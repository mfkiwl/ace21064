==> flow/design.v <==
module spec_rat(
  input wire              clock,
  input wire [4:0]        inst0_ars1_i, 
  input wire [4:0]        inst0_ars2_i,     
  input wire [4:0]        inst0_ard_i,
  input wire [6:0]        inst0_prd_i,
  input wire              inst0_rd_we_i,
  input wire [4:0]        inst1_ars1_i,     
  input wire [4:0]        inst1_ars2_i,     
  input wire [4:0]        inst1_ard_i,  
  input wire [6:0]        inst1_prd_i,  
  input wire              inst1_rd_we_i,
  input wire [4:0]        inst2_ars1_i,     
  input wire [4:0]        inst2_ars2_i,     
  input wire [4:0]        inst2_ard_i,  
  input wire [6:0]        inst2_prd_i,  
  input wire              inst2_rd_we_i,
  input wire [4:0]        inst3_ars1_i,     
  input wire [4:0]        inst3_ars2_i,     
  input wire [4:0]        inst3_ard_i,  
  input wire [6:0]        inst3_prd_i,  
  input wire              inst3_rd_we_i,
  input wire              arch_rat_rec_i,  
  input wire [32*7-1 : 0] arch_rat_rec_data_i,
  input wire              arch_stall_i,
  output reg [6:0]            inst0_prs1_o,
  output reg [6:0]            inst1_prs1_o,
  output reg [6:0]            inst2_prs1_o,
  output reg [6:0]            inst3_prs1_o,
  output reg [6:0]            inst0_prs2_o,
  output reg [6:0]            inst1_prs2_o,
  output reg [6:0]            inst2_prs2_o,
  output reg [6:0]            inst3_prs2_o,
  output reg [6:0]            inst0_ard_o,
  output reg [6:0]            inst1_ard_o,
  output reg [6:0]            inst2_ard_o,
  output reg [6:0]            inst3_ard_o
);
reg [6:0] rat_mem [0:31];
always @ ( * )
begin
    inst0_prs1_o = rat_mem[inst0_ars1_i]; 
    inst0_prs2_o = rat_mem[inst0_ars2_i]; 
    inst1_prs1_o = rat_mem[inst1_ars1_i]; 
    inst1_prs2_o = rat_mem[inst1_ars2_i]; 
    inst2_prs1_o = rat_mem[inst2_ars1_i]; 
    inst2_prs2_o = rat_mem[inst2_ars2_i]; 
    inst3_prs1_o = rat_mem[inst3_ars1_i]; 
    inst3_prs2_o = rat_mem[inst3_ars2_i]; 
    inst0_ard_o  = rat_mem[inst0_ard_i];
    inst1_ard_o  = rat_mem[inst1_ard_i];
    inst2_ard_o  = rat_mem[inst2_ard_i];
    inst3_ard_o  = rat_mem[inst3_ard_i];
end
wire [3:0] rat_rd_we;
assign rat_rd_we = {(inst0_rd_we_i & ~arch_stall_i),
                    (inst1_rd_we_i & ~arch_stall_i),
                    (inst2_rd_we_i & ~arch_stall_i),
                    (inst3_rd_we_i & ~arch_stall_i)};
always @ (posedge clock)
begin
    if (arch_rat_rec_i)
    begin
        rat_mem[0]  <= arch_rat_rec_data_i[6:0];
        rat_mem[1]  <= arch_rat_rec_data_i[13:7];
        rat_mem[2]  <= arch_rat_rec_data_i[20:14];
        rat_mem[3]  <= arch_rat_rec_data_i[27:21];
        rat_mem[4]  <= arch_rat_rec_data_i[34:28];
        rat_mem[5]  <= arch_rat_rec_data_i[41:35];
        rat_mem[6]  <= arch_rat_rec_data_i[48:42];
        rat_mem[7]  <= arch_rat_rec_data_i[55:49];
        rat_mem[8]  <= arch_rat_rec_data_i[62:56];
        rat_mem[9]  <= arch_rat_rec_data_i[69:63];
        rat_mem[10] <= arch_rat_rec_data_i[76:70];
        rat_mem[11] <= arch_rat_rec_data_i[83:77];
        rat_mem[12] <= arch_rat_rec_data_i[90:84];
        rat_mem[13] <= arch_rat_rec_data_i[97:91];
        rat_mem[14] <= arch_rat_rec_data_i[104:98];
        rat_mem[15] <= arch_rat_rec_data_i[111:105];
        rat_mem[16] <= arch_rat_rec_data_i[118:112];
        rat_mem[17] <= arch_rat_rec_data_i[125:119];
        rat_mem[18] <= arch_rat_rec_data_i[132:126];
        rat_mem[19] <= arch_rat_rec_data_i[139:133];
        rat_mem[20] <= arch_rat_rec_data_i[146:140];
        rat_mem[21] <= arch_rat_rec_data_i[153:147];
        rat_mem[22] <= arch_rat_rec_data_i[160:154];
        rat_mem[23] <= arch_rat_rec_data_i[167:161];
        rat_mem[24] <= arch_rat_rec_data_i[174:168];
        rat_mem[25] <= arch_rat_rec_data_i[181:175];
        rat_mem[26] <= arch_rat_rec_data_i[188:182];
        rat_mem[27] <= arch_rat_rec_data_i[195:189];
        rat_mem[28] <= arch_rat_rec_data_i[202:196];
        rat_mem[29] <= arch_rat_rec_data_i[209:203];
        rat_mem[30] <= arch_rat_rec_data_i[216:210];
        rat_mem[31] <= arch_rat_rec_data_i[223:217];
    end
    else 
        case (rat_rd_we)
        4'b0001 : rat_mem[inst0_ard_i] <= inst0_prd_i;
        4'b001? : rat_mem[inst1_ard_i] <= inst1_prd_i;
        4'b01?? : rat_mem[inst2_ard_i] <= inst2_prd_i;
        4'b1??? : rat_mem[inst3_ard_i] <= inst3_prd_i;
        default : ;
        endcase
end
endmodule
From RTL to reports: spec_rat
The steps from the RTL of spec_rat to its reports follow in flow order.
Line numbers count from 1 in the design file above.
Operators carry their Yosys type and port widths (W data, S select, Z words).
Library cell names are shortened.
Not given: n/a
- design top: spec_rat
- clock port: clock
- library: sky130hd
- corner: tt_025C_1v80

After elaboration
Source: Yosys, flattened and elaborated, memories not mapped. Widths are those after wreduce; folded enables and synchronous resets count as part of the registers. Registers that Yosys merges into a memory's read port (data or address) are not register bits. Print and check cells do not count. Equal cells are merged and count once.
Memory sizes are those after Yosys's memory passes, which may raise the word count (mostly to a power of two), join words into wider ones and drop unused or constant bits.
- equality and inequality tests at 4
- order comparisons at 0
- reduce/logical cells at 3
- noted shift-type cells: 0
- mux-type cells at 66
- $add $sub $neg: 0
- bitwise gates (word level) at 5
- noted div/mod/pow operators: 0
- multiply operators: 0
- operators with widths (kind ; number):
    $mux W7 ; 43
    $mux W5 ; 11
    $reduce_or A7 Y1 ; 3
    $mux W1 ; 12
    $and A1 B1 Y1 ; 4
    $eq A4 B1 Y1 const B ; 1
    $eq A4 B2 Y1 const B ; 1
    $eq A4 B3 Y1 const B ; 1
    $eq A4 B4 Y1 const B ; 1
    $not A1 Y1 ; 1
- noted latch bits: 0
- flip-flop bits (word level): 0
- elaborated cells: 79
- bits in read-only memories: 0
- input port bits: 319
- noted output and inout port bits: 84
- memory bits (writable) at 224
- memories kept at 1
- memory list (name ; words ; width ; RTL line ; source):
    rat_mem ; 32 ; 7 ; 39 ; reg [6:0] rat_mem [0:31];

Depth
Yosys ltp: most cells in a row. Word level: on the elaborated netlist, between registers, memories and ports. Mapped: between sequential cells and ports; inverters and the memories' decode and read muxes count.
- depth in word-level cells at 9
- noted ABC_AREA: 0
- depth in mapped cells at 9
- noted mapped depth without buffers: 6

Synthesis result
Yosys stat after the flow's synthesis: flattened, memories mapped to cells. It holds for the ABC_AREA given above (unset counts as 0); a run with the other value may have another netlist.
- cell types (cell ; number ; area in all (µm²)):
    mux4_2 ; 840 ; 1.89E+04
    edfxtp_1 ; 224 ; 6.73E+03
    mux2_2 ; 278 ; 3.13E+03
    clkbuf_1 ; 358 ; 1.34E+03
    mux2_1 ; 31 ; 349.085
    buf_2 ; 59 ; 295.283
    or2_2 ; 25 ; 156.4
    buf_1 ; 38 ; 142.637
    nor2_4 ; 9 ; 101.347
    nand2b_1 ; 16 ; 100.096
    nor2_2 ; 16 ; 100.096
    nand2_1 ; 18 ; 67.565
    a222oi_1 ; 6 ; 60.058
    a21o_1 ; 6 ; 45.043
    nor2_1 ; 9 ; 33.782
    o21ai_0 ; 6 ; 30.029
    a2111oi_4 ; 1 ; 27.526
    a21oi_1 ; 5 ; 25.024
Not listed: further types 26, cells in them 36.
- buffer cells: 457
- flip-flop cells: 224
- sequential area at 0.0067265 mm²
- cell area after synthesis at 0.0319519 mm²
- cells in the netlist: 1981

Path before layout
Path of least setup slack by OpenSTA after synthesis, without wires, with an ideal clock, recovery checks aside; 20% of the period is set as input and as output delay. Where synthesis merged equal registers, the netlist keeps one of their names.
- path kind: input port to output port
- from: input inst0_ard_i[0]
- to: output inst0_ard_o[0]
- noted buffers on the path: 2
- stages on the path: 5
- setup slack at 2086 ps
- noted clock period: 6950 ps
- path delay at 2084 ps
- time at the first pin: 1390 ps
- data required time: 5560 ps
- external input delay: 1390 ps
- data arrival time: 3474 ps
- output delay at 1390 ps
- synthesis period reached at 4864 ps
"path delay" = arrival - input delay + setup time.
A path that ends at an output port has no setup time.
"stages on the path" counts driving pins, that of a launching flip-flop among them; a cell with two outputs on the path counts twice.
"synthesis period reached" = period - worst setup slack (recovery checks aside). The figure is calculated, with input and output delays left at 20% of the set period.
Between the ends stands the longest chain of elaborated cells between them, by number of cells; it is not shown to be the way that was timed. Of several equally long chains one is given.
A line is the first line of the expression or statement that the cell stems from. Yosys adds cells for indexed reads and writes and turns some case tables into memories.
The chain passes a memory read, where the word-level depth is cut; so it can be longer than that depth.
- cell sequence: buf_2 > buf_1 > mux4_2 > mux4_2 > mux2_2
- cells in the longest elaborated chain: 1
- elaborated cells on any way between the ends at 1
- RTL lines with such cells: 1
- those cells by class: 1 x memory
- ends and longest elaborated chain, after synthesis (item ; RTL line ; source):
    start, declared ; 5 ; input wire [4:0]        inst0_ard_i,
    $mem_v2 Z32 W7 ; 39 ; reg [6:0] rat_mem [0:31];
    end, declared ; 34 ; output reg [6:0]            inst0_ard_o,

Timing after layout
From the final timing report of flow run 1: the path of least setup slack in the routed layout; clock arrival at registers is part of the times.
The report prints the path's times to 10 ps; the period is as set.
- path kind: input port to output port
- from: input inst3_ard_i[0]
- to: output inst3_ard_o[3]
- stages on the path: 6
- data required time: 4520 ps
- noted buffers on the path: 3
- external input delay: 1130 ps
- output delay at 1130 ps
- setup slack at 730 ps
- time at the first pin: 1130 ps
- data arrival time: 3790 ps
- noted clock period: 5650 ps
Between the ends stands the longest chain of elaborated cells between them, by number of cells; it is not shown to be the way that was timed. Of several equally long chains one is given.
The chain passes a memory read, where the word-level depth is cut; so it can be longer than that depth.
- cell sequence: buf_4 > buf_12 > mux4_2 > mux4_2 > mux2_2 > clkdlybuf4s50_1
- cells in the longest elaborated chain: 1
- elaborated cells on any way between the ends at 1
- RTL lines with such cells: 1
- those cells by class: 1 x memory
- ends and longest elaborated chain, after layout (item ; RTL line ; source):
    start, declared ; 20 ; input wire [4:0]        inst3_ard_i,
    $mem_v2 Z32 W7 ; 39 ; reg [6:0] rat_mem [0:31];
    end, declared ; 37 ; output reg [6:0]            inst3_ard_o

Data sheet: physical implementation of spec_rat

Measured results for spec_rat: 2 stored runs of the Yosys and OpenROAD flow on sky130hd. The settings differ; the order carries no meaning. The constraints put input and output delay at 20% of the set period each and load the outputs with 0.01 pF.
"reached clock period" is the run's clock period less its worst setup slack. It is reckoned from that one timing run; input and output delays stay at 20% of the period that was set.
"time of the worst setup path" is the time allowed to the run's worst setup path (the clock period less input and output delay, where it has them) less its slack. Clock arrival times count: a late capture clock shortens it, a late launch clock lengthens it.
"time of the worst setup path" is known to 10 ps.

Flow run 1
Settings were period_ns = 5.65; CORE_UTILIZATION = 38; SETUP_SLACK_MARGIN = 0.02; PLACE_DENSITY = 0.46; CORE_ASPECT_RATIO = 1.6; TNS_END_PERCENT = 15; ABC_AREA = 0; CAP_MARGIN = 20; CORE_MARGIN = 2; SLEW_MARGIN = 20
- noted the utilization after routing: 44.6%
- chip area in the Yosys report: 0.0319519 mm²
- noted the time of the worst setup path: 2660 ps
- type of the worst setup path: input port to output port
- die outline area: 0.0864849 mm²
- noted the reached clock period: 4919 ps
- post-route worst hold slack at 1283 ps
- worst slack on setup checks at 731 ps

Flow run 2
Settings were period_ns = 5.96; CORE_UTILIZATION = 42; SETUP_SLACK_MARGIN = 0.93; PLACE_DENSITY_LB_ADDON = 0.22; CORE_ASPECT_RATIO = 0.5; CELL_PAD_IN_SITES_GLOBAL_PLACEMENT = 2; CTS_CLUSTER_SIZE = 28; CTS_CLUSTER_DIAMETER = 290; CAP_MARGIN = 20; CORE_MARGIN = 2; SLEW_MARGIN = 20
- post-route worst hold slack at 1381 ps
- chip area in the Yosys report: 0.0319519 mm²
- worst slack on setup checks at 951 ps
- noted the reached clock period: 5009 ps
- noted the time of the worst setup path: 2630 ps
- type of the worst setup path: input port to output port
- die outline area: 0.0784327 mm²
- noted the utilization after routing: 48.5%
