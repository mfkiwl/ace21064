==> flow/design.v <==
module spec_rfl(
  input wire            clock,
  input wire            reset_n,
  input wire            arch_fl_rec_i,
  input wire [48*7-1:0] arch_fl_rec_data_i, 
  input wire            inst0_rd_req_i,
  input wire            inst1_rd_req_i,
  input wire            inst2_rd_req_i,
  input wire            inst3_rd_req_i,
  input wire [6:0]      retire0_rls_rd_i,
  input wire [6:0]      retire1_rls_rd_i, 
  input wire [6:0]      retire2_rls_rd_i, 
  input wire [6:0]      retire3_rls_rd_i, 
  input wire [6:0]      retire4_rls_rd_i, 
  input wire [6:0]      retire5_rls_rd_i, 
  input wire [6:0]      retire6_rls_rd_i, 
  input wire [6:0]      retire7_rls_rd_i, 
  input wire            retire0_rls_rd_vld_i,
  input wire            retire1_rls_rd_vld_i, 
  input wire            retire2_rls_rd_vld_i, 
  input wire            retire3_rls_rd_vld_i, 
  input wire            retire4_rls_rd_vld_i, 
  input wire            retire5_rls_rd_vld_i, 
  input wire            retire6_rls_rd_vld_i, 
  input wire            retire7_rls_rd_vld_i, 
  input wire            arch_stall_i,
  output wire               spec_rfl_stall_o,
  output reg [6:0]          inst0_freereg_o,
  output reg [6:0]          inst1_freereg_o,
  output reg [6:0]          inst2_freereg_o,
  output reg [6:0]          inst3_freereg_o,
  output wire               inst0_freereg_vld_o,
  output wire               inst1_freereg_vld_o,
  output wire               inst2_freereg_vld_o,
  output wire               inst3_freereg_vld_o
);
  reg [5:0] cur_head_ptr;
  reg [5:0] cur_tail_ptr;
  reg [5:0] free_pr_cnt;         
  wire [5:0] freereg_req_total;	 
  wire [5:0] freereg_ret_total;   
  reg [5:0] wport0_idx;  
  reg [6:0] wport0_data;   
  reg       wport0_we;
  reg [5:0] wport1_idx;
  reg [6:0] wport1_data;
  reg       wport1_we;
  reg [5:0] wport2_idx;
  reg [6:0] wport2_data;
  reg       wport2_we;
  reg [5:0] wport3_idx;
  reg [6:0] wport3_data;
  reg       wport3_we;
  reg [5:0] wport4_idx;
  reg [6:0] wport4_data;
  reg       wport4_we;
  reg [5:0] wport5_idx;
  reg [6:0] wport5_data;
  reg       wport5_we;
  reg [5:0] wport6_idx;
  reg [6:0] wport6_data;
  reg       wport6_we;
  reg [5:0] wport7_idx;
  reg [6:0] wport7_data;
  reg       wport7_we;
  reg [5:0] rport0_idx;  
  reg [5:0] rport1_idx;
  reg [5:0] rport2_idx;
  reg [5:0] rport3_idx;
  reg [5:0] nxt_head_ptr;
  reg [5:0] nxt_tail_ptr;
  reg [6:0] rfl_mem [0:47];
  always @ ( * )
  begin
      inst0_freereg_o = rfl_mem[rport0_idx];
      inst1_freereg_o = rfl_mem[rport1_idx];
      inst2_freereg_o = rfl_mem[rport2_idx];
      inst3_freereg_o = rfl_mem[rport3_idx];
  end
  always @ ( posedge clock )
  begin
      case ({wport7_we,wport6_we,wport5_we,wport4_we,
             wport3_we,wport2_we,wport1_we,wport0_we})
      8'b00000001 : rfl_mem[wport0_idx] <= wport0_data; 
      8'b0000001? : rfl_mem[wport1_idx] <= wport1_data; 
      8'b000001?? : rfl_mem[wport2_idx] <= wport2_data; 
      8'b00001??? : rfl_mem[wport3_idx] <= wport3_data; 
      8'b0001???? : rfl_mem[wport4_idx] <= wport4_data; 
      8'b001????? : rfl_mem[wport5_idx] <= wport5_data; 
      8'b01?????? : rfl_mem[wport6_idx] <= wport6_data; 
      8'b1??????? : rfl_mem[wport7_idx] <= wport7_data; 
      default     : ;
      endcase
  end
  always @ ( * )
  begin
      nxt_head_ptr = cur_head_ptr;
      rport0_idx = 0;
      rport1_idx = 0;
      rport2_idx = 0;
      rport3_idx = 0;
      if (inst0_rd_req_i)
        begin
        rport0_idx = nxt_head_ptr;
        nxt_head_ptr = (nxt_head_ptr + 1) % 48;
        end
      if (inst1_rd_req_i)
        begin
        rport1_idx = nxt_head_ptr;
        nxt_head_ptr = (nxt_head_ptr + 1) % 48;
        end
      if (inst2_rd_req_i)
        begin
        rport2_idx = nxt_head_ptr;
        nxt_head_ptr = (nxt_head_ptr + 1) % 48;
        end
      if (inst3_rd_req_i)
        begin
        rport3_idx = nxt_head_ptr;
        nxt_head_ptr = (nxt_head_ptr + 1) % 48;
        end
      if (arch_stall_i)
        nxt_head_ptr = cur_head_ptr;
  end
  always @  *
  begin
    nxt_tail_ptr = cur_tail_ptr;
    wport0_idx  = 6'b0;
    wport0_data = 7'b0;
    wport0_we   = 1'b0;
    wport1_idx  = 6'b0;
    wport1_data = 7'b0;
    wport1_we   = 1'b0;
    wport2_idx  = 6'b0;
    wport2_data = 7'b0;
    wport2_we   = 1'b0;
    wport3_idx  = 6'b0;
    wport3_data = 7'b0;
    wport3_we   = 1'b0;
    wport4_idx  = 6'b0;
    wport4_data = 7'b0;
    wport4_we   = 1'b0;
    wport5_idx  = 6'b0;
    wport5_data = 7'b0;
    wport5_we   = 1'b0;
    wport6_idx  = 6'b0;
    wport6_data = 7'b0;
    wport6_we   = 1'b0;
    wport7_idx  = 6'b0;
    wport7_data = 7'b0;
    wport7_we   = 1'b0;
    if (retire0_rls_rd_vld_i)
      begin
      wport0_idx  = nxt_tail_ptr;
      wport0_data = retire0_rls_rd_i;
      wport0_we   = 1'b1;
      nxt_tail_ptr = (nxt_tail_ptr + 1) % 48;
      end
    if (retire1_rls_rd_vld_i)
      begin
      wport1_idx  = nxt_tail_ptr;
      wport1_data = retire1_rls_rd_i;
      wport1_we   = 1'b1;
      nxt_tail_ptr = (nxt_tail_ptr + 1) % 48;
      end
    if (retire2_rls_rd_vld_i)
      begin
      wport2_idx  = nxt_tail_ptr;
      wport2_data = retire2_rls_rd_i;
      wport2_we   = 1'b1;
      nxt_tail_ptr = (nxt_tail_ptr + 1) % 48;
      end
    if (retire3_rls_rd_vld_i)
      begin
      wport3_idx  = nxt_tail_ptr;
      wport3_data = retire3_rls_rd_i;
      wport3_we   = 1'b1;
      nxt_tail_ptr = (nxt_tail_ptr + 1) % 48;
      end
    if (retire4_rls_rd_vld_i)
      begin
      wport4_idx   = nxt_tail_ptr;
      wport4_data  = retire4_rls_rd_i;
      wport4_we    = 1'b1;
      nxt_tail_ptr = (nxt_tail_ptr + 1) % 48;
      end
    if (retire5_rls_rd_vld_i)
      begin
      wport5_idx   = nxt_tail_ptr;
      wport5_data  = retire5_rls_rd_i;
      wport5_we    = 1'b1;
      nxt_tail_ptr = (nxt_tail_ptr + 1) % 48;
      end
    if (retire6_rls_rd_vld_i)
      begin
      wport6_idx   = nxt_tail_ptr;
      wport6_data  = retire6_rls_rd_i;
      wport6_we    = 1'b1;
      nxt_tail_ptr = (nxt_tail_ptr + 1) % 48;
      end
    if (retire7_rls_rd_vld_i)
      begin
      wport7_idx   = nxt_tail_ptr;
      wport7_data  = retire7_rls_rd_i;
      wport7_we    = 1'b1;
      nxt_tail_ptr = (nxt_tail_ptr + 1) % 48;
      end
  end
  always @(posedge clock or negedge reset_n)
  begin
    if (!reset_n)
    begin
      cur_head_ptr <= 6'b0;
      cur_tail_ptr <= 6'b0;
      free_pr_cnt  <= 48;
    end
    else if (arch_fl_rec_i)
    begin
      cur_head_ptr <= nxt_tail_ptr;
      cur_tail_ptr <= nxt_tail_ptr;
      free_pr_cnt  <= (80-32);      
    end
    else
    begin
      cur_head_ptr <= nxt_head_ptr;
      cur_tail_ptr <= nxt_tail_ptr;
      free_pr_cnt  <= free_pr_cnt + freereg_ret_total;
    end
  end
  assign freereg_req_total = inst0_rd_req_i + inst1_rd_req_i
                           + inst2_rd_req_i + inst3_rd_req_i;
  assign freereg_ret_total = retire0_rls_rd_vld_i + retire1_rls_rd_vld_i 
                           + retire2_rls_rd_vld_i + retire3_rls_rd_vld_i
                           + retire4_rls_rd_vld_i + retire5_rls_rd_vld_i 
                           + retire6_rls_rd_vld_i + retire7_rls_rd_vld_i;
  assign spec_rfl_stall_o = (free_pr_cnt < (freereg_req_total)) ? 1'b1 : 1'b0;
  assign inst0_freereg_vld_o = inst0_rd_req_i & ~spec_rfl_stall_o & ~arch_stall_i;
  assign inst1_freereg_vld_o = inst1_rd_req_i & ~spec_rfl_stall_o & ~arch_stall_i;
  assign inst2_freereg_vld_o = inst2_rd_req_i & ~spec_rfl_stall_o & ~arch_stall_i;
  assign inst3_freereg_vld_o = inst3_rd_req_i & ~spec_rfl_stall_o & ~arch_stall_i;
endmodule
* From RTL to reports: spec_rfl
What the tools print for spec_rfl, step after step. Lines are those of the file above, counted from 1. Library cell names are shortened. The mark - stands for no value.
Design: top module spec_rfl, clock port clock, standard-cell library sky130hd, corner tt_025C_1v80

* Word-level counts
Yosys after proc, flatten, opt, wreduce and memory -nomap, before mapping. Memory bits, and registers merged into a memory's read port (data or address), are not among the register bits. Print and check cells are not counted. Equal cells are merged and count once. Yosys's memory passes give these memory sizes; they may raise the number of words (mostly to a power of two), join words into wider ones and drop unused or constant bits.
Cells by class: $add $sub $neg 23, equality and inequality tests 9, $mul 0, divide/modulo/power cells 12, mux-type cells 89, shifts and indexed selects 0, bitwise logic cells 10, order comparisons 1, reduce/logical cells 7
Operators with widths (number):
- modulo 32 x 6 -> 32 bit with constant B | 12
- two-way mux 6 bit | 42
- two-way mux 7 bit | 23
- adder 6 x 1 -> 7 bit with constant B | 12
- OR reduction 7 bit | 7
- two-way mux 1 bit | 24
- adder 6 x 1 -> 6 bit | 2
- bitwise AND 1 bit | 8
- adder 3 x 1 -> 4 bit | 2
- == test 8 x 1 -> 1 bit with constant B | 1
- == test 8 x 2 -> 1 bit with constant B | 1
- == test 8 x 3 -> 1 bit with constant B | 1
- == test 8 x 4 -> 1 bit with constant B | 1
- == test 8 x 5 -> 1 bit with constant B | 1
- == test 8 x 6 -> 1 bit with constant B | 1
- == test 8 x 7 -> 1 bit with constant B | 1
- == test 8 bit with constant B | 1
- adder 2 x 1 -> 3 bit | 2
- adder 5 x 1 -> 6 bit | 1
- < comparator 6 x 4 -> 1 bit | 1
- adder 6 bit | 1
- adder 4 x 1 -> 5 bit | 1
- adder 1 x 1 -> 2 bit | 2
- inverter 1 bit | 2
- inequality test 2 bit with constant B | 1
Storage and ports: word width x clocked read ports 0, bits in latches 0, input port bits 408, register bits 18, memory cells 1, elaborated cells 155, output and inout bits 33, RAM bits 336, bits in read-only memories 0
Memories:
- rfl_mem | depth 48, width 7, rd ports 4, wr ports 1, line 72 | reg [6:0] rfl_mem [0:47];

* Depth
Yosys ltp: most cells in a row. Word level: on the elaborated netlist, between registers, memories and ports. Mapped: between sequential cells and ports; inverters and the memories' decode and read muxes count.
Logic depth: depth in word-level cells 25, ABC_AREA 0, gate-level depth with buffers 63, depth with buffers taken out 61

* Netlist
Yosys stat after the flow's synthesis: flattened, memories mapped to cells. It holds for the ABC_AREA given above (unset counts as 0); a run with the other value may have another netlist. The area totals of this step are shown rounded.
Mapped netlist: standard cells after synthesis 2089, mapped area 0.0263 mm², area of sequential cells 0.0105 mm², mapped flip-flops 354
Cells by type (number):
- edfxtp_1 | 336
- mux4_2 | 354
- nand2_1 | 401
- ha_1 | 58
- nand3_1 | 116
- a21oi_1 | 92
- clkbuf_1 | 112
- dfrtp_1 | 16
- mux2i_1 | 32
- nor2_1 | 76
- a311oi_1 | 31
- and3_1 | 43
- xnor2_1 | 27
- a31oi_1 | 33
- nor3_1 | 38
- buf_1 | 46
- o21ai_0 | 32
- fa_1 | 6
Not listed: further types 66, cells in them 240.

* Worst setup path after synthesis
OpenSTA on the mapped netlist: ideal clock, no wires. The path of least setup slack (recovery checks aside). Input and output delay are each 20% of the period. Register names are those of the netlist, which keeps one name where synthesis merged equal registers.
Timing path post-synthesis: path kind input port to flip-flop, start point input retire0_rls_rd_vld_i, end point memory rfl_mem[10][0], path slack 4.007 ns, time at the first pin 3.240 ns, stages 50, delay of the path 8.953 ns, clock period 16.2 ns, input delay 3.240 ns, arrival 11.813 ns, required time 15.820 ns, period reached after synthesis 12.193 ns
"delay of the path" = arrival - input delay + setup time. "stages" counts driving pins, that of a launching flip-flop among them; a cell with two outputs on the path counts twice. "period reached after synthesis" is the clock period less the worst setup slack; recovery checks do not enter. This is arithmetic on one report: input and output delays are still those of the set period (20% each). Between the ends stands the longest chain of elaborated cells between them, by number of cells; it is not shown to be the way that was timed. Of several equally long chains one is given. A line is the first line of the expression or statement that the cell stems from. Yosys adds cells for indexed reads and writes and turns some case tables into memories. The path ends at the enable pin of a flip-flop; only ways to that pin are counted.
On the way, post-synthesis: path through nand4_1 xnor2_2 nand3_1 a31oi_1 xnor2_1 ha_1 o2111ai_1 a21o_1 a21oi_1 nor2_1 nor2_1 xnor2_1 ha_1 nand2b_1 a221oi_4 buf_4 and4b_1 ha_1 [... 14 more ...] and2_1 xnor2_1 ha_1 inv_1 a21oi_1 o21a_1 nor3_1 nor3_1 nand2_1 xnor2_1 ha_1 inv_1 a21oi_1 nand3_1 nand3_1 o31a_1 clkbuf_1 nor3_1, length of the longest elaborated chain 22
Ends and longest elaborated chain, post-synthesis:
- start, declared | line 18 | input wire            retire0_rls_rd_vld_i,
- two-way mux 6 bit | line 152 | if (retire0_rls_rd_vld_i)
- adder 6 x 1 -> 7 bit | line 164 | nxt_tail_ptr = (nxt_tail_ptr + 1) % 48;
- modulo 32 x 6 -> 32 bit | line 164
- two-way mux 6 bit | line 159 | if (retire1_rls_rd_vld_i)
- adder 6 x 1 -> 7 bit | line 171 | nxt_tail_ptr = (nxt_tail_ptr + 1) % 48;
- modulo 32 x 6 -> 32 bit | line 171
- two-way mux 6 bit | line 166 | if (retire2_rls_rd_vld_i)
- [... 8 more ...]
- two-way mux 6 bit | line 187 | if (retire5_rls_rd_vld_i)
- adder 6 x 1 -> 7 bit | line 199 | nxt_tail_ptr = (nxt_tail_ptr + 1) % 48;
- modulo 32 x 6 -> 32 bit | line 199
- two-way mux 6 bit | line 194 | if (retire6_rls_rd_vld_i)
- two-way mux 6 bit | line 201 | if (retire7_rls_rd_vld_i)
- two-way mux 6 bit | line 82 | case ({wport7_we,wport6_we,wport5_we,wport4_we,
- two-way mux 6 bit
- end, declared | line 72 | reg [6:0] rfl_mem [0:47];

* Worst path after layout
Path of least setup slack in the final report of run A (OpenROAD, finished layout, wires in). Where an end is a register, its clock arrival counts in the times.
Timing path post-layout: path kind input port to output port, start point input inst0_rd_req_i, end point output inst3_freereg_o[1], clock period 10.9 ns, arrival 8.26 ns, input delay 2.18 ns, external output delay 2.18 ns, stages 22, required time 8.72 ns, time at the first pin 2.18 ns, path slack 0.46 ns
Between the ends stands the longest chain of elaborated cells between them, by number of cells; it is not shown to be the way that was timed. Of several equally long chains one is given. A memory read counts as a cell of the chain, while the word-level depth stops at memories.
On the way, post-layout: path through clkdlybuf4s50_1 mux2_2 ha_1 nand2_1 nor2_1 and3_1 ha_1 nand2b_1 a21oi_1 o21ai_0 a22oi_1 nor2_1 xnor2_1 ha_1 nor2b_1 o21a_1 o22ai_1 nand2_1 a311oi_1 a311oi_1 a21oi_1 clkdlybuf4s50_1, length of the longest elaborated chain 9
Ends and longest elaborated chain, post-layout:
- start, declared | line 6 | input wire            inst0_rd_req_i,
- two-way mux 6 bit | line 102 | if (inst0_rd_req_i)
- adder 6 x 1 -> 7 bit | line 110 | nxt_head_ptr = (nxt_head_ptr + 1) % 48;
- modulo 32 x 6 -> 32 bit | line 110
- two-way mux 6 bit | line 107 | if (inst1_rd_req_i)
- adder 6 x 1 -> 7 bit | line 115 | nxt_head_ptr = (nxt_head_ptr + 1) % 48;
- modulo 32 x 6 -> 32 bit | line 115
- two-way mux 6 bit | line 112 | if (inst2_rd_req_i)
- two-way mux 6 bit | line 117 | if (inst3_rd_req_i)
- memory (48 x 7 bit) | line 72 | reg [6:0] rfl_mem [0:47];
- end, declared | line 31 | output reg [6:0]          inst3_freereg_o,

--- measured runs ---
Settings and measured results of 2 stored flow runs for module spec_rfl (sky130hd), not sorted in any way. The constraints put input and output delay at 20% of the set period each and load the outputs with 0.01 pF.
"achieved period" means the clock period less the worst setup slack. The figure is calculated, with input and output delays left at 20% of the set period.
"time of the worst setup path" means the part of the period allowed to the worst setup path (the constraints hold back 20% at inputs and 20% at outputs) less its slack; where the path has registers, the arrival times of their clocks count too.
"total power of the final layout" is the tool's figure for a default switching activity; nothing was simulated.
The results are shown rounded.

* Run A | settings: period_ns 10.9; CORE_UTILIZATION 19; PLACE_DENSITY_LB_ADDON 0.16; CORE_ASPECT_RATIO 1.13; CORE_MARGIN 3; GPL_TIMING_DRIVEN 1; GPL_ROUTABILITY_DRIVEN 1; CAP_MARGIN 20; SLEW_MARGIN 30; MAX_ROUTING_LAYER met4 | results: total power of the final layout 11.3 mW; achieved period 10.444 ns; post-route setup TNS 0.000 ns; std-cell area (final layout) 0.0331 mm²; area of the die 0.143 mm²; cell area after synthesis 0.0263 mm²; smallest setup slack 0.456 ns; time of the worst setup path 6.08 ns; worst setup path kind input port to output port; utilization after routing 24.1%; lowest hold slack 0.575 ns
* Run B | settings: period_ns 11.7; CORE_UTILIZATION 31; SETUP_SLACK_MARGIN 2.0; PLACE_DENSITY_LB_ADDON 0.15; CELL_PAD_IN_SITES_DETAIL_PLACEMENT 1; TNS_END_PERCENT 95; ABC_AREA 1; GPL_TIMING_DRIVEN 1; GPL_ROUTABILITY_DRIVEN 1; CAP_MARGIN 10; SLEW_MARGIN 15; MAX_ROUTING_LAYER met5; CORE_MARGIN 2 | results: total power of the final layout 9.30 mW; achieved period 9.871 ns; post-route setup TNS 0.000 ns; std-cell area (final layout) 0.0335 mm²; area of the die 0.091 mm²; cell area after synthesis 0.0275 mm²; smallest setup slack 1.83 ns; time of the worst setup path 5.19 ns; worst setup path kind input port to output port; utilization after routing 38.0%; lowest hold slack 0.494 ns
--- end ---
