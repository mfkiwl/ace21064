==> flow/design.v <==
module lfst(
    input wire        clock,
    input wire        reset_n,
    input wire        flush_i,
    input wire [ 6:0] inst0_ssid_i,
    input wire [ 6:0] inst1_ssid_i,
    input wire [ 6:0] inst2_ssid_i,
    input wire [ 6:0] inst3_ssid_i,
    input wire        inst0_ssid_vld_i,
    input wire        inst1_ssid_vld_i,
    input wire        inst2_ssid_vld_i,
    input wire        inst3_ssid_vld_i,
    input wire        inst0_lfst_we_i,
    input wire        inst1_lfst_we_i,
    input wire        inst2_lfst_we_i,
    input wire        inst3_lfst_we_i,
    input wire [ 6:0] inst0_lfst_data_i,
    input wire [ 6:0] inst1_lfst_data_i,
    input wire [ 6:0] inst2_lfst_data_i,
    input wire [ 6:0] inst3_lfst_data_i,
    input wire [ 6:0] inst0_lfst_idx_i,
    input wire [ 6:0] inst1_lfst_idx_i,
    input wire [ 6:0] inst2_lfst_idx_i,
    input wire [ 6:0] inst3_lfst_idx_i,
    input wire        inst0_lfst_invld_i,
    input wire        inst1_lfst_invld_i,
    input wire [ 6:0] inst0_lfst_invld_idx_i,
    input wire [ 6:0] inst1_lfst_invld_idx_i,
    output reg [ 6:0] inst0_lfs_o,
    output reg [ 6:0] inst1_lfs_o,
    output reg [ 6:0] inst2_lfs_o,
    output reg [ 6:0] inst3_lfs_o,
    output reg        inst0_lfs_vld_o,
    output reg        inst1_lfs_vld_o,
    output reg        inst2_lfs_vld_o,
    output reg        inst3_lfs_vld_o
);
reg [127:0] lfst_vld;
reg [127:0] lfst_array [0:6];
always @ *
begin
  inst0_lfs_o     = lfst_array[inst0_ssid_i];
  inst1_lfs_o     = lfst_array[inst1_ssid_i];
  inst2_lfs_o     = lfst_array[inst2_ssid_i];
  inst3_lfs_o     = lfst_array[inst3_ssid_i];
  inst0_lfs_vld_o = lfst_vld[inst0_ssid_i] && inst0_ssid_vld_i;
  inst1_lfs_vld_o = lfst_vld[inst1_ssid_i] && inst1_ssid_vld_i;
  inst2_lfs_vld_o = lfst_vld[inst2_ssid_i] && inst2_ssid_vld_i;
  inst3_lfs_vld_o = lfst_vld[inst3_ssid_i] && inst3_ssid_vld_i;
end
integer i;
always @ ( posedge clock or negedge reset_n )
begin
    if (!reset_n)
        for (i=0; i<128; i=i+1)
        begin
            lfst_vld[i]   <= 1'b0;
            lfst_array[i] <= 7'b0;
        end
    else if (flush_i)
        for (i=0; i<128; i=i+1)
            lfst_vld[i] <= 1'b0;
    else
        for (i=0; i<128; i=i+1)
        begin
            if (inst3_lfst_we_i && (inst3_lfst_idx_i == i))
            begin
              lfst_vld[i]   <= 1'b1;
              lfst_array[i] <= inst3_lfst_data_i;
            end
            else if (inst2_lfst_we_i && (inst2_lfst_idx_i == i))
            begin
              lfst_vld[i]   <= 1'b1;
              lfst_array[i] <= inst2_lfst_data_i;
            end
            else if (inst1_lfst_we_i && (inst1_lfst_idx_i == i))
            begin
              lfst_vld[i]   <= 1'b1;
              lfst_array[i] <= inst1_lfst_data_i;
            end
            else if (inst0_lfst_we_i && (inst0_lfst_idx_i == i))
            begin
              lfst_vld[i]   <= 1'b1;
              lfst_array[i] <= inst0_lfst_data_i;
            end
            else if ((inst0_lfst_invld_i && (inst0_lfst_invld_idx_i == lfst_array[i])) ||
                     (inst1_lfst_invld_i && (inst1_lfst_invld_idx_i == lfst_array[i])))
              lfst_vld[i]   <= 1'b0;
        end
end
endmodule
* From RTL to reports: lfst
What the tools print for lfst, step after step.
Lines are those of the file above, counted from 1.
Library cell names are shortened.
Not given: --
- Top module :: lfst
- Clock :: clock
- Standard-cell library :: sky130hd
- Corner :: tt_025C_1v80

* Word level
Counts by Yosys on the flattened word-level netlist (proc, flatten, opt, wreduce). Print and check cells are left out. Cells with the same type and inputs are merged into one.
- Register bits after elaboration :: 1024
- Word-level cells :: 2058
- Equal/unequal tests :: 548
- Shift operators :: 4
- Mux-type cells :: 680
- Bitwise logic cells :: 1
- Reduce/logical cells :: 690
** Operators by type and width (count)
- 2-to-1 mux 128 bit :: 28
- equality test 7 x 128 -> 1 bit :: 14
- equality test 7 bit (second input constant) :: 256
- equality test 7 x 6 -> 1 bit (second input constant) :: 128
- nonzero test 6 bit :: 128
- 2-to-1 mux 1 bit :: 648
- logical AND 1 bit :: 532
- variable part select 128 x 7 -> 1 bit :: 4
- equality test 7 x 5 -> 1 bit (second input constant) :: 64
- equality test 7 x 128 -> 1 bit (second input constant) :: 2
- equality test 7 x 4 -> 1 bit (second input constant) :: 32
- parallel mux 7 bit (select 7 bit) :: 4
- equality test 7 x 3 -> 1 bit (second input constant) :: 16
- equality test 7 x 2 -> 1 bit (second input constant) :: 8
- equality test 3 bit (second input constant) :: 12
- nonzero test 4 bit :: 7
- equality test 7 x 1 -> 1 bit (second input constant) :: 4
- zero test 7 bit :: 4
- equality test 3 x 2 -> 1 bit (second input constant) :: 8
- AND reduction 2 bit :: 7
- equality test 3 x 1 -> 1 bit (second input constant) :: 4
- zero test 3 bit :: 4
- logical OR 1 bit :: 8
- inverter 1 bit :: 1

* Longest topological paths
Depth = most cells in a row (Yosys ltp): at word level without a register or memory, in the mapped netlist without a sequential cell, where the memories' decode and read muxes count.
- Depth after elaboration :: 9
- ABC_AREA :: 0
- Depth in mapped cells :: 10

* Mapped cells and area
The flow's flattened synthesis, as Yosys stat reports it; memories are mapped. The netlist is that of the ABC_AREA named above (0 if unset); the other value can give another one.
The area totals of this step are shown rounded.
- Cells in the netlist :: 2252
- Mapped area :: 0.019 mm²
- Flip-flops :: 177
- Buffers :: 271
** Cells by type
- dfrtp_1 :: count 177, total area 4.43E+03 µm²
- mux4_2 :: count 115, total area 2.59E+03 µm²
- a22oi_1 :: count 208, total area 1.56E+03 µm²
- mux2i_1 :: count 139, total area 1.39E+03 µm²
- nand2_1 :: count 242, total area 908.371 µm²
- a31oi_1 :: count 139, total area 869.584 µm²
- xor2_1 :: count 84, total area 735.706 µm²
- nor2_1 :: count 176, total area 660.634 µm²
- clkbuf_1 :: count 174, total area 653.126 µm²
- a21oi_1 :: count 115, total area 575.552 µm²
- a32oi_1 :: count 47, total area 411.645 µm²
- nand3_1 :: count 66, total area 330.317 µm²
- o21ai_0 :: count 66, total area 330.317 µm²
- buf_2 :: count 58, total area 290.278 µm²
- and2_1 :: count 29, total area 181.424 µm²
- nor2b_1 :: count 28, total area 175.168 µm²
- o211ai_1 :: count 22, total area 165.158 µm²
- nand2b_1 :: count 24, total area 150.144 µm²
Not listed: further types 57, cells in them 343.

* Worst setup path after synthesis
Source: OpenSTA report_checks on the synthesized netlist (no wires, ideal clock, input and output delay 20% of the period each), path of least setup slack; recovery checks are left aside. Register names are those of the netlist, which keeps one name where synthesis merged equal registers.
- Path type :: input-to-output
- Start :: input port inst3_ssid_i[0]
- End :: output port inst3_lfs_vld_o
- Period :: 3940 ps
- External input delay :: 788 ps
- Output delay :: 788 ps
- Arrival time :: 2536 ps
- Data required time :: 3152 ps
- Slack :: 616 ps
- Delay of the path :: 1748 ps
- Stages on the path :: 9
- Synthesis period reached :: 3324 ps
"delay of the path" is the arrival time less input delay plus setup time.
At an output port there is no setup time.
"stages on the path": output pins that drive a net of the path, with the launching flip-flop's if there is one; two outputs of one cell count as two.
"synthesis period reached" = period - worst setup slack (recovery checks aside). The figure is calculated, with input and output delays left at 20% of the set period.
The rows between start and end are the longest chain of elaborated cells between them; the timing report does not say that the signal goes this way. Where chains are equally long, one stands for them.
Each line given opens the expression or statement behind the cell; cells for indexed reads and writes are added by Yosys, which also makes memories of some case tables.
- Cell sequence :: buf_4 -> buf_4 -> buf_4 -> nor2_1 -> a221oi_1 -> o21ai_0 -> o311ai_0 -> a32oi_1 -> nor4_1
- Cells in the longest elaborated chain :: 2
- Elaborated cells on any way between the ends :: 2
- Source lines of those cells :: 1
- Classes of those cells :: shift: 1; reduce/logical: 1
** Ends and longest elaborated chain, after synthesis
- from (decl) :: RTL line 8 : input wire [ 6:0] inst3_ssid_i,
- variable part select 128 x 7 -> 1 bit :: RTL line 49 : inst3_lfs_vld_o = lfst_vld[inst3_ssid_i] && inst3_ssid_vld_i;
- logical AND 1 bit :: RTL line 49
- to (decl) :: RTL line 36 : output reg        inst3_lfs_vld_o

* Timing after layout
Path of least setup slack in the final report of stored run 1 (OpenROAD, finished layout, wires in). Where an end is a register, its clock arrival counts in the times.
The path's times are printed in steps of 10 ps; the period is the one set.
- Path type :: input-to-output
- Start :: input port inst2_ssid_i[1]
- End :: output port inst2_lfs_o[6]
- Period :: 4950 ps
- External input delay :: 990 ps
- Output delay :: 990 ps
- Arrival time :: 3630 ps
- Data required time :: 3960 ps
- Slack :: 330 ps
- Stages on the path :: 8
The rows between start and end are the longest chain of elaborated cells between them; the timing report does not say that the signal goes this way. Where chains are equally long, one stands for them.
- Cell sequence :: buf_2 -> buf_4 -> nor2_1 -> a22oi_1 -> o21ai_0 -> o21bai_1 -> a221oi_1 -> clkdlybuf4s50_1
- Cells in the longest elaborated chain :: 2
- Elaborated cells on any way between the ends :: 8
- Source lines of those cells :: 1
- Classes of those cells :: eq/ne: 6; mux: 1; reduce/logical: 1
** Ends and longest elaborated chain, post-layout
- from (decl) :: RTL line 7 : input wire [ 6:0] inst2_ssid_i,
- equality test 3 bit :: RTL line 44 : inst2_lfs_o     = lfst_array[inst2_ssid_i];
- parallel mux 7 bit (select 7 bit) :: RTL line 44
- to (decl) :: RTL line 31 : output reg [ 6:0] inst2_lfs_o,

Wiki page: lfst / flow data

Stored flow runs of lfst (2 of them; Yosys, OpenROAD, sky130hd). They differ in their settings and are not a sequence. Constraints: input delay and output delay 20% of the set period each, output load 0.01 pF.
"clock period achieved" = clock period - worst setup slack. The figure is calculated, with input and output delays left at 20% of the set period.
"time on the worst setup path" means the part of the period allowed to the worst setup path (the constraints hold back 20% at inputs and 20% at outputs) less its slack; where the path has registers, the arrival times of their clocks count too.
By "total power of the final layout" is meant OpenSTA's value without simulated activity: inputs other than the clock are taken to toggle once in ten clock periods, and the tool carries that through the logic.
"time on the worst setup path" is given in steps of 10 ps.
Results are given in rounded form.

* Stored run 1
** Files
==> flow/run.sh <==
#!/bin/bash
# the make line also repeats the synthesis and layout settings of config.mk as NAME=value (left out here)
make -C /OpenROAD-flow-scripts/flow DESIGN_CONFIG=/design/flow/config.mk WORK_HOME=/design/flow/orfs CLKGATE_MAP_FILE= finish
==> flow/config.mk <==
export PLATFORM = sky130hd
export DESIGN_NAME = lfst
export DESIGN_NICKNAME = lfst
export VERILOG_FILES = /design/flow/design.v
export SDC_FILE = /design/flow/constraint.sdc
export NUM_CORES = 4
export LEC_CHECK = 0
export ABC_AREA = 0
export CAP_MARGIN = 20
export CELL_PAD_IN_SITES_DETAIL_PLACEMENT = 1
export CORE_MARGIN = 2
export CORE_UTILIZATION = 44
export HOLD_SLACK_MARGIN = 0.07
export PLACE_DENSITY_LB_ADDON = 0.27
export SETUP_SLACK_MARGIN = -0.37
export SLEW_MARGIN = 20
==> flow/constraint.sdc <==
create_clock -name core_clock -period 4.95 [get_ports {clock}]
set_input_delay 0.9900 -clock core_clock [delete_from_list [all_inputs] [get_ports {clock}]]
set_output_delay 0.9900 -clock core_clock [all_outputs]
set_load 0.01 [all_outputs]
** Results
- Yosys chip area after synthesis :: 0.019 mm²
- Time on the worst setup path :: 2640 ps
- Worst setup path kind :: input-to-output
- Standard-cell area of the final layout :: 0.021 mm²
- Total power of the final layout :: 0.005 W
- Die area :: 0.045 mm²
- Clock period achieved :: 4620 ps
- Final design utilization :: 50 %
- Smallest setup slack :: 330 ps

* Stored run 2
** Files
==> flow/run.sh <==
#!/bin/bash
# the make line also repeats the synthesis and layout settings of config.mk as NAME=value (left out here)
make -C /OpenROAD-flow-scripts/flow DESIGN_CONFIG=/design/flow/config.mk WORK_HOME=/design/flow/orfs CLKGATE_MAP_FILE= finish
==> flow/config.mk <==
export PLATFORM = sky130hd
export DESIGN_NAME = lfst
export DESIGN_NICKNAME = lfst
export VERILOG_FILES = /design/flow/design.v
export SDC_FILE = /design/flow/constraint.sdc
export NUM_CORES = 4
export LEC_CHECK = 0
export CAP_MARGIN = 0
export CELL_PAD_IN_SITES_DETAIL_PLACEMENT = 2
export CELL_PAD_IN_SITES_GLOBAL_PLACEMENT = 3
export CORE_MARGIN = 2
export CORE_UTILIZATION = 46
export CTS_CLUSTER_DIAMETER = 345
export GPL_TIMING_DRIVEN = 1
export MAX_ROUTING_LAYER = met5
export PLACE_DENSITY = 0.75
export SETUP_SLACK_MARGIN = 0.05
export SLEW_MARGIN = 20
export TNS_END_PERCENT = 30
==> flow/constraint.sdc <==
create_clock -name core_clock -period 1.97 [get_ports {clock}]
set_input_delay 0.3940 -clock core_clock [delete_from_list [all_inputs] [get_ports {clock}]]
set_output_delay 0.3940 -clock core_clock [all_outputs]
set_load 0.01 [all_outputs]
** Results
Did not finish, placement stopped with a tool error.
